==> flow/design.v <==
`timescale 1ns / 1ps
module RAMA(Mem_Read,Mem_Write,Mem_Addr,M_W_Data,M_R_Data,clk);
input Mem_Read,Mem_Write,clk;
input [5:0]Mem_Addr;
input [31:0]M_W_Data;
output reg[31:0]M_R_Data;
reg [0:31]memory[0:63];
always@(posedge clk)
	if(Mem_Write)
			memory[Mem_Addr]<=M_W_Data;
	else if(Mem_Read)
			M_R_Data <= memory[Mem_Addr];
endmodule
* From RTL to reports: RAMA
The steps from the RTL of RAMA to its reports follow in flow order.
Lines are those of the file above, counted from 1.
Library cell names are shortened.
The mark - stands for no value.
- Design top :: RAMA
- Clock port :: clk
- Library :: sky130hd
- Corner :: tt_025C_1v80

* After elaboration
Source: Yosys, flattened and elaborated, memories not mapped. Widths are those after wreduce. Registers that Yosys merges into a memory's read port (data or address) are not register bits. Print and check cells do not count. Equal cells are merged and count once.
Yosys's memory passes give these memory sizes; they may raise the number of words (mostly to a power of two), join words into wider ones and drop unused or constant bits.
- Register bits :: 0
- RAM bits :: 2048
- Clocked read ports x word width :: 32
- Memories :: 1
- Bits of input ports :: 41
- Output and inout port bits :: 32
- Word-level cells :: 6
** Memory list
- memory :: words 64, width 32, read ports 1, wr ports 1, line 7 : reg [0:31]memory[0:63];
- Mux-type cells :: 3
- Bitwise logic cells :: 1
- Reductions and logical operators :: 1
** Operators by type and width (number)
- 2-to-1 mux 32 bit :: 1
- 2-to-1 mux 6 bit :: 1
- AND reduction 2 bit :: 1
- inverter 1 bit :: 1
- 2-to-1 mux 1 bit :: 1

* Longest topological paths
Longest topological path by Yosys (ltp), each cell counted once; first at word level (registers and memories cut), then after technology mapping (sequential cells cut; the memories' decode and read muxes count).
- Depth in word-level cells :: 2
- ABC_AREA :: 0
- Gate-level depth with buffers :: 11
- Mapped depth without buffers :: 6

* Synthesis result
The flow's flattened synthesis, as Yosys stat reports it; memories are mapped. The netlist is that of the ABC_AREA named above (0 if unset); the other value can give another one.
** Cells by type
- edfxtp_1 :: number 2080, total area 6.25E+04 um^2
- a221oi_1 :: number 322, total area 2.82E+03 um^2
- mux2i_1 :: number 233, total area 2.33E+03 um^2
- a22oi_1 :: number 288, total area 2.16E+03 um^2
- mux2_2 :: number 97, total area 1.09E+03 um^2
- o22ai_1 :: number 157, total area 982.192 um^2
- nor2_1 :: number 247, total area 927.139 um^2
- mux4_2 :: number 28, total area 630.605 um^2
- buf_2 :: number 116, total area 580.557 um^2
- clkbuf_1 :: number 153, total area 574.301 um^2
- o21ai_0 :: number 100, total area 500.48 um^2
- a21oi_1 :: number 84, total area 420.403 um^2
- nor3_1 :: number 64, total area 320.307 um^2
- o221ai_1 :: number 32, total area 280.269 um^2
- nand2_1 :: number 70, total area 262.752 um^2
- a221o_1 :: number 26, total area 260.25 um^2
- a211o_1 :: number 24, total area 210.202 um^2
- buf_4 :: number 25, total area 187.68 um^2
Other cell types: 39; their cells: 308.
- Mapped cells :: 4454
- Cell area after synthesis :: 79268.5 um^2
- Flip-flop cells :: 2080

* Worst setup path after synthesis
OpenSTA on the mapped netlist: ideal clock, no wires. The path of least setup slack (recovery checks aside). Input and output delay are each 20% of the period. Register names are those of the netlist, which keeps one name where synthesis merged equal registers.
- Path kind :: input to register
- Start :: in Mem_Addr[0]
- End :: mem (no name shown)
- Clock period :: 4.64 ns
- External input delay :: 0.928 ns
- Launch time at the first pin :: 0.928 ns
- Data arrival time :: 3.663 ns
- Required time :: 4.219 ns
- Path slack :: 0.556 ns
- Path delay :: 3.156 ns
- Stages on the path :: 8
- Synthesis period reached :: 4.084 ns
"path delay" = arrival - input delay + setup time.
"stages on the path": output pins that drive a net of the path, with the launching flip-flop's if there is one; two outputs of one cell count as two.
"synthesis period reached" = period - worst setup slack (recovery checks aside). The figure is calculated, with input and output delays left at 20% of the set period.
The rows between start and end are the longest chain of elaborated cells between them; the timing report does not say that the signal goes this way. Where chains are equally long, one stands for them.
Each line given opens the expression or statement behind the cell; cells for indexed reads and writes are added by Yosys, which also makes memories of some case tables.
- Cells stage by stage :: buf_4 > buf_6 > nor2_1 > buf_2 > buf_1 > buf_2 > nand3_1 > nor2_1
- Length of the longest elaborated chain :: 1
** Ends and longest elaborated chain, post-synthesis
- from (decl) :: line 4 : input [5:0]Mem_Addr;
- 2-to-1 mux 6 bit :: line 9 : if(Mem_Write)

* Timing after layout
From the final timing report of record 1: the path of least setup slack in the routed layout; clock arrival at registers is part of the times.
- Path kind :: input to register
- Start :: in Mem_Addr[3]
- End :: reg M_R_Data[14]
- Clock period :: 5.54 ns
- External input delay :: 1.11 ns
- Launch time at the first pin :: 1.11 ns
- Data arrival time :: 4.79 ns
- Required time :: 6.20 ns
- Path slack :: 1.42 ns
- Stages on the path :: 8
- Cells stage by stage :: clkdlybuf4s50_1 > buf_4 > and3_1 > nand2_1 > o22ai_1 > nor3_1 > o211a_1 > nand4_1
** Ends and longest elaborated chain, post-layout
- from (decl) :: line 4 : input [5:0]Mem_Addr;
- to (decl) :: line 6 : output reg[31:0]M_R_Data;
Chain of elaborated cells between the ends: none given.

Data sheet: physical implementation of RAMA

Measured data: module RAMA, platform sky130hd, 2 stored runs of the flow under differing settings, order arbitrary. Input and output delays are each 20% of the period that was set; the output load is 0.01 pF.
"time used up by the worst setup path" = time allowed to the worst setup path (clock period - input delay - output delay, where it has them) - its slack; a late launch clock adds to it, a late capture clock takes from it.
"power consumption" rests on the timing tool's default activity at the inputs, not on a simulated workload.

** Record 1
- Settings :: period_ns=5.54; CORE_UTILIZATION=62; PLACE_DENSITY=0.61; CORE_ASPECT_RATIO=0.81; CELL_PAD_IN_SITES_GLOBAL_PLACEMENT=2; TNS_END_PERCENT=100; MAX_ROUTING_LAYER=met4; CAP_MARGIN=20; CORE_MARGIN=2; SLEW_MARGIN=20
- Setup total negative slack :: 0.000 ns
- Power consumption :: 31.865 mW
- Utilization :: 0.699
- Mapped cell area after synthesis :: 79,268.5 um^2
- Worst setup slack after layout :: 1.416 ns
- Time used up by the worst setup path :: 3.02 ns
- Worst path kind :: input to register
- Total die area :: 130,746.0 um^2

** Record 2
- Settings :: period_ns=3.14; CORE_UTILIZATION=48; SETUP_SLACK_MARGIN=0.58; PLACE_DENSITY=0.5; CORE_MARGIN=8; CELL_PAD_IN_SITES_GLOBAL_PLACEMENT=2; CELL_PAD_IN_SITES_DETAIL_PLACEMENT=0; TNS_END_PERCENT=65; ABC_AREA=1; GPL_TIMING_DRIVEN=1; GPL_ROUTABILITY_DRIVEN=1; CTS_CLUSTER_SIZE=79; CTS_CLUSTER_DIAMETER=22; SLEW_MARGIN=10; CAP_MARGIN=20
- Utilization :: 0.638
- Worst setup slack after layout :: 0.627 ns
- Mapped cell area after synthesis :: 86,844.5 um^2
- Total die area :: 194,794.0 um^2
- Setup total negative slack :: 0.000 ns
- Power consumption :: 96.953 mW
- Time used up by the worst setup path :: 1.89 ns
- Worst path kind :: input to register
